==> flow/design.v <==
module MAC(in1_IFM, in2_IFM, out ,clk, rst_n,in_valid,out_valid);  
input [3:0]in1_IFM;
input [3:0]in2_IFM;
reg [3:0]in1,in2;
input clk, rst_n;
input in_valid;
output reg out_valid;
output reg [9:0]out;   
reg [8:0]sum;
reg [5:0]counter;
wire [7:0] fprod;
wire [9:0]fadd;
wire temp_1;
wire [7:0]temp_0;
reg [7:0] data_a, data_b, fprod_1;
reg [1:0]cstate;
reg [1:0]nstate;
parameter IDLE       = 2'd0;
parameter IN         = 2'd1;
parameter Cal        = 2'd2;
parameter Out        = 2'd3;
always@(posedge clk or negedge rst_n)
begin
	if(!rst_n)
		cstate <= IDLE;
	else 
		cstate <= nstate;
end
always@(*)
begin
	case(cstate)
		IDLE:  
			if(in_valid==1)   
				nstate = IN;      
			else
				nstate = cstate;
		IN:
			nstate = Cal;
		Cal:  
			nstate = Out;         
		Out: 	                           
			nstate = IDLE;
		default
			nstate = cstate;
	endcase
end
always@(posedge clk or negedge rst_n)   
begin
	if(!rst_n)
		begin
			in1 <= 4'd0;
			in2 <= 4'd0;
		end
	else if(in_valid == 1)
		begin
			in1 <= in1_IFM;
			in2 <= in2_IFM;	
		end
	else if(cstate == IDLE)
		begin
			in1 <= 4'd0;
			in2 <= 4'd0;
		end	
	else
		begin
			in1 <= 0;
			in2 <= 0;
		end
end
wallace_mul wm_1(in1, in2, fprod);
Adder addr_1(fprod_1, sum, 1'd0, temp_0, temp_1);
always@(posedge clk or negedge rst_n)begin
	if(!rst_n)begin
		fprod_1 <= 0;
		sum <= 0;
		counter <= 0;
	end
	else begin
		if(counter>=3&&counter<=20)begin
			fprod_1 <= fprod;
			sum <= {temp_1 , temp_0};
			counter <= counter+1;
		end
		else begin
			fprod_1 <= fprod;
			sum <= {temp_1 , temp_0};
			counter <= counter +1;
		end
	end
end
always@(posedge clk or negedge rst_n)
begin
	if(!rst_n)
		out <= 19'd0;
	else if(cstate == Out)
		out <= sum;
	else 
		out <= 19'd0;
end
always@(posedge clk or negedge rst_n)
begin
	if(!rst_n)
		out_valid <= 1'd0;
	else if(cstate == Out)
		out_valid <= 1'd1;
	else 
		out_valid <= 1'd0;
end
endmodule
module Adder(
	A,	
	B,
	cin,
	S,
	cout
    );
input [7:0]A;
input [8:0]B;
input cin;
output wire [7:0] S;
output wire cout;
assign {cout,S} = A + B;
endmodule
module wallace_mul(A,B,prod);
    input [3:0] A,B;
    output [7:0] prod;
    wire s11,s12,s13,s14,s15,s22,s23,s24,s25,s26,s32,s33,s34,s35,s36,s37;
    wire c11,c12,c13,c14,c15,c22,c23,c24,c25,c26,c32,c33,c34,c35,c36,c37;
    wire [6:0] p0,p1,p2,p3;
    assign  p0 = A & {4{B[0]}};
    assign  p1 = A & {4{B[1]}};
    assign  p2 = A & {4{B[2]}};
    assign  p3 = A & {4{B[3]}};
    assign prod[0] = p0[0];
    assign prod[1] = s11;
    assign prod[2] = s22;
    assign prod[3] = s32;
    assign prod[4] = s34;
    assign prod[5] = s35;
    assign prod[6] = s36;
    assign prod[7] = s37;
    half_adder ha11 (p0[1],p1[0],s11,c11);
    fulladder fa112(p0[2],p1[1],p2[0],s12,c12);
    fulladder fa113(p0[3],p1[2],p2[1],s13,c13);
    fulladder fa114(p1[3],p2[2],p3[1],s14,c14);
    half_adder ha15(p2[3],p3[2],s15,c15);
    half_adder ha22 (c11,s12,s22,c22);
    fulladder fa123 (p3[0],c12,s13,s23,c23);
    fulladder fa124 (c13,c32,s14,s24,c24);
    fulladder fa125 (c14,c24,s15,s25,c25);
    fulladder fa126 (c15,c25,p3[3],s26,c26);
    half_adder ha32(c22,s23,s32,c32);
    half_adder ha34(c23,s24,s34,c34);
    half_adder ha35(c34,s25,s35,c35);
    half_adder ha36(c35,s26,s36,c36);
    half_adder ha37(c36,c26,s37,c37);
endmodule
module half_adder(in1,in2, sum, cout );
input in1,in2;
output sum,cout;
assign {cout,sum}=in1+in2;
endmodule
module fulladder(in1,in2,cin,sum,cout);
input in1,in2;
input cin;
output sum,cout;
assign {cout,sum}=in1+in2+cin;
endmodule
-- From RTL to reports: MAC
The steps from the RTL of MAC to its reports follow in flow order.
Lines are those of the file above, counted from 1.
Cell names lack the library's common part.
A cell with - has no value.
- top: MAC
- clock: clk
- standard-cell library: sky130hd
- corner: tt_025C_1v80

-- After elaboration
Source: Yosys, flattened and elaborated, memories not mapped. Widths are those after wreduce. Registers that Yosys merges into a memory's read port (data or address) are not register bits. Print and check cells do not count. Equal cells are merged and count once.
- clocked read ports x word width: 0
- input bits: 11
- register bits at 37
- output and inout bits at 11
- memory cells: 0
- noted cells after elaboration: 45
- RAM bits at 0
- noted ROM bits: 0
- latch bits: 0
- add/sub/neg operators at 23
- order comparisons at 0
- multiply operators at 0
- noted shifts and indexed selects: 0
- divide/modulo/power cells at 0
- reduce/logical cells at 1
- noted bitwise logic cells: 4
- multiplexer cells at 6
- eq/ne operators: 4
- operators by type and width (operator ; number):
    adder 1 x 1 -> 2 bit ; 14
    AND 4 bit ; 4
    adder 2 x 1 -> 2 bit ; 7
    adder 8 x 9 -> 9 bit ; 1
    2-to-1 mux 9 bit ; 1
    case mux 2 bit (select 4 bit) ; 1
    2-to-1 mux 4 bit ; 2
    == test 2 bit with constant B ; 2
    == test 2 x 1 -> 1 bit with constant B ; 1
    != test 2 bit with constant B ; 1
    zero test 2 bit ; 1
    2-to-1 mux 2 bit ; 1
    adder 1 bit ; 1
    2-to-1 mux 1 bit ; 1

-- Logic depth
Yosys ltp: most cells in a row. Word level: on the elaborated netlist, between registers, memories and ports. Mapped: between sequential cells and ports; inverters and the memories' decode and read muxes count.
- depth after elaboration at 14
- noted ABC_AREA: 0
- noted gate-level depth with buffers: 13
- mapped depth without buffers at 13

-- After synthesis
The flow's flattened synthesis, as Yosys stat reports it; memories are mapped. The netlist is that of the ABC_AREA named above (0 if unset); the other value can give another one.
Totals and module areas in this step are rounded.
- cells by type (cell ; number ; area in all (um^2)):
    dfrtp_1 ; 38 ; 950.912
    ha_1 ; 15 ; 187.68
    and2_1 ; 29 ; 181.424
    fa_1 ; 8 ; 160.154
    inv_1 ; 18 ; 67.565
    xnor2_1 ; 6 ; 52.55
    a21oi_1 ; 7 ; 35.034
    dfstp_2 ; 1 ; 26.275
    nand2_1 ; 7 ; 26.275
    a21o_1 ; 2 ; 15.014
    a2111o_1 ; 1 ; 11.261
    nor2_1 ; 3 ; 11.261
    mux2i_1 ; 1 ; 10.01
    nor3_2 ; 1 ; 10.01
    o21ai_0 ; 2 ; 10.01
    nand4b_1 ; 1 ; 8.758
    xor2_1 ; 1 ; 8.758
    a211oi_1 ; 1 ; 7.507
Other cell types: 8; their cells: 8.
- cells in the netlist: 150
- buffers: 1
- mapped flip-flops: 39
- sequential part of the area at 977 um^2
- mapped area at 1830 um^2
The figures by module come from a second, unflattened synthesis with its own total; it is not the netlist above.
- cell total of the unflattened synthesis: 140
- noted area total of the unflattened synthesis: 1860 um^2
Rows give one instance, submodules left out.
- by module (module ; area (um^2) ; cells ; sequential area (um^2) ; instances):
    MAC ; 1120 ; 61 ; 977 ; 1
    Adder ; 335 ; 40 ; 0.0 ; 1
    wallace_mul ; 160 ; 24 ; 0.0 ; 1
    fulladder ; 20.0 ; 1 ; 0.0 ; 7
    half_adder ; 12.5 ; 1 ; 0.0 ; 8

-- Timing after synthesis
Path of least setup slack by OpenSTA after synthesis, without wires, with an ideal clock, recovery checks aside; 20% of the period is set as input and as output delay. Where synthesis merged equal registers, the netlist keeps one of their names.
- path kind: register to register
- start point: reg in2[0]
- end point: reg fprod_1[7]
- required time at 3.717 ns
- noted arrival time: 3.336 ns
- noted clock period: 3.84 ns
- setup time: 0.123 ns
- stages: 14
- path slack: 0.382 ns
- noted launch time at the first pin: 0.000 ns
- path buffers: 0
- delay of the path at 3.459 ns
- noted synthesis period reached: 3.458 ns
"delay of the path" = arrival - input delay + setup time.
"stages": output pins that drive a net of the path, with the launching flip-flop's if there is one; two outputs of one cell count as two.
"synthesis period reached" is the clock period less the worst setup slack; recovery checks do not enter. This is arithmetic on one report: input and output delays are still those of the set period (20% each).
The rows between start and end are the longest chain of elaborated cells between them; the timing report does not say that the signal goes this way. Where chains are equally long, one stands for them.
A line is the first line of the expression or statement that the cell stems from. Yosys adds cells for indexed reads and writes and turns some case tables into memories.
A register here has more assigning lines than the two given.
- cells stage by stage: dfrtp_1 and2_1 fa_1 inv_1 fa_1 inv_1 ha_1 inv_1 fa_1 fa_1 fa_1 inv_1 ha_1 xnor2_1
- cells in the longest elaborated chain: 14
- noted elaborated cells on any way between the ends: 20
- source lines of those cells at 3
- classes of those cells: 19 x add/sub; 1 x logic
- ends and longest elaborated chain, post-synthesis (item ; RTL line ; text):
    start: declaration ; 4 ; reg [3:0]in1,in2;
    start: assignment ; 52 ; in2 <= 4'd0;
    start: assignment ; 57 ; in2 <= in2_IFM;
    AND 4 bit ; 130 ; assign  p0 = A & {4{B[0]}};
    adder 1 x 1 -> 2 bit ; 167 ; assign {cout,sum}=in1+in2+cin;
    adder 2 x 1 -> 2 bit ; 167 ;
    adder 1 x 1 -> 2 bit ; 167 ;
    adder 2 x 1 -> 2 bit ; 167 ;
    adder 1 x 1 -> 2 bit ; 161 ; assign {cout,sum}=in1+in2;
    adder 1 x 1 -> 2 bit ; 167 ;
    adder 2 x 1 -> 2 bit ; 167 ;
    adder 1 x 1 -> 2 bit ; 167 ;
    adder 2 x 1 -> 2 bit ; 167 ;
    adder 1 x 1 -> 2 bit ; 167 ;
    adder 2 x 1 -> 2 bit ; 167 ;
    adder 1 x 1 -> 2 bit ; 161 ;
    adder 1 bit ; 161 ;
    end: assignment ; 80 ; fprod_1 <= fprod;
    end: assignment ; 85 ; fprod_1 <= fprod;
    end: declaration ; 15 ; reg [7:0] data_a, data_b, fprod_1;

-- Worst path after layout
From the final timing report of run B: the path of least setup slack in the routed layout; clock arrival at registers is part of the times.
- path kind: register to register
- start point: reg in2[1]
- end point: reg fprod_1[7]
- noted launch time at the first pin: 0.28 ns
- setup time: 0.11 ns
- path slack: -0.82 ns
- path buffers: 0
- noted arrival time: 3.67 ns
- noted clock period: 2.67 ns
- required time at 2.85 ns
- stages: 14
The rows between start and end are the longest chain of elaborated cells between them; the timing report does not say that the signal goes this way. Where chains are equally long, one stands for them.
A register here has more assigning lines than the two given.
- cells stage by stage: dfrtp_1 and2_4 fa_1 inv_2 fa_1 inv_1 ha_1 inv_2 fa_2 fa_2 fa_1 inv_1 ha_2 xnor2_1
- cells in the longest elaborated chain: 14
- noted elaborated cells on any way between the ends: 22
- source lines of those cells at 3
- classes of those cells: 21 x add/sub; 1 x logic
- ends and longest elaborated chain, post-layout (item ; RTL line ; text):
    start: declaration ; 4 ; reg [3:0]in1,in2;
    start: assignment ; 52 ; in2 <= 4'd0;
    start: assignment ; 57 ; in2 <= in2_IFM;
    AND 4 bit ; 131 ; assign  p1 = A & {4{B[1]}};
    adder 1 x 1 -> 2 bit ; 167 ; assign {cout,sum}=in1+in2+cin;
    adder 2 x 1 -> 2 bit ; 167 ;
    adder 1 x 1 -> 2 bit ; 167 ;
    adder 2 x 1 -> 2 bit ; 167 ;
    adder 1 x 1 -> 2 bit ; 161 ; assign {cout,sum}=in1+in2;
    adder 1 x 1 -> 2 bit ; 167 ;
    adder 2 x 1 -> 2 bit ; 167 ;
    adder 1 x 1 -> 2 bit ; 167 ;
    adder 2 x 1 -> 2 bit ; 167 ;
    adder 1 x 1 -> 2 bit ; 167 ;
    adder 2 x 1 -> 2 bit ; 167 ;
    adder 1 x 1 -> 2 bit ; 161 ;
    adder 1 bit ; 161 ;
    end: assignment ; 80 ; fprod_1 <= fprod;
    end: assignment ; 85 ; fprod_1 <= fprod;
    end: declaration ; 15 ; reg [7:0] data_a, data_b, fprod_1;

Measured results for MAC: 2 stored runs of the Yosys and OpenROAD flow on sky130hd. The settings differ; the order carries no meaning. The constraints put input and output delay at 20% of the set period each and load the outputs with 0.01 pF.
"period reached": clock period set for the run, less the worst setup slack. It is reckoned from that one timing run; input and output delays stay at 20% of the period that was set.
By "total power after layout" is meant OpenSTA's value without simulated activity: inputs other than the clock are taken to toggle once in ten clock periods, and the tool carries that through the logic.
Results are given in rounded form.

Run A
Settings were period_ns = 2.64; CORE_UTILIZATION = 58; PLACE_DENSITY = 0.82; CORE_ASPECT_RATIO = 0.6; CELL_PAD_IN_SITES_GLOBAL_PLACEMENT = 0; CELL_PAD_IN_SITES_DETAIL_PLACEMENT = 2; CTS_CLUSTER_SIZE = 64; CAP_MARGIN = 20; CORE_MARGIN = 2; SLEW_MARGIN = 20
- no final report: placement broke off with DPL-0033

Run B
Settings were period_ns = 2.67; CORE_UTILIZATION = 43; SETUP_SLACK_MARGIN = 0.28; PLACE_DENSITY_LB_ADDON = 0.21; CORE_ASPECT_RATIO = 0.54; CORE_MARGIN = 5; TNS_END_PERCENT = 100; ABC_AREA = 0; GPL_TIMING_DRIVEN = 0; SLEW_MARGIN = 10; MIN_ROUTING_LAYER = met2; CAP_MARGIN = 20
- period reached at 3.490 ns
- total power after layout at 1,460 uW
- cell area after synthesis: 1,830 um^2
- die size: 5,720 um^2
- noted the lowest setup slack: -0.820 ns
- noted the utilization in the final report: 54.7 %
- noted the post-route setup TNS: -2.15 ns
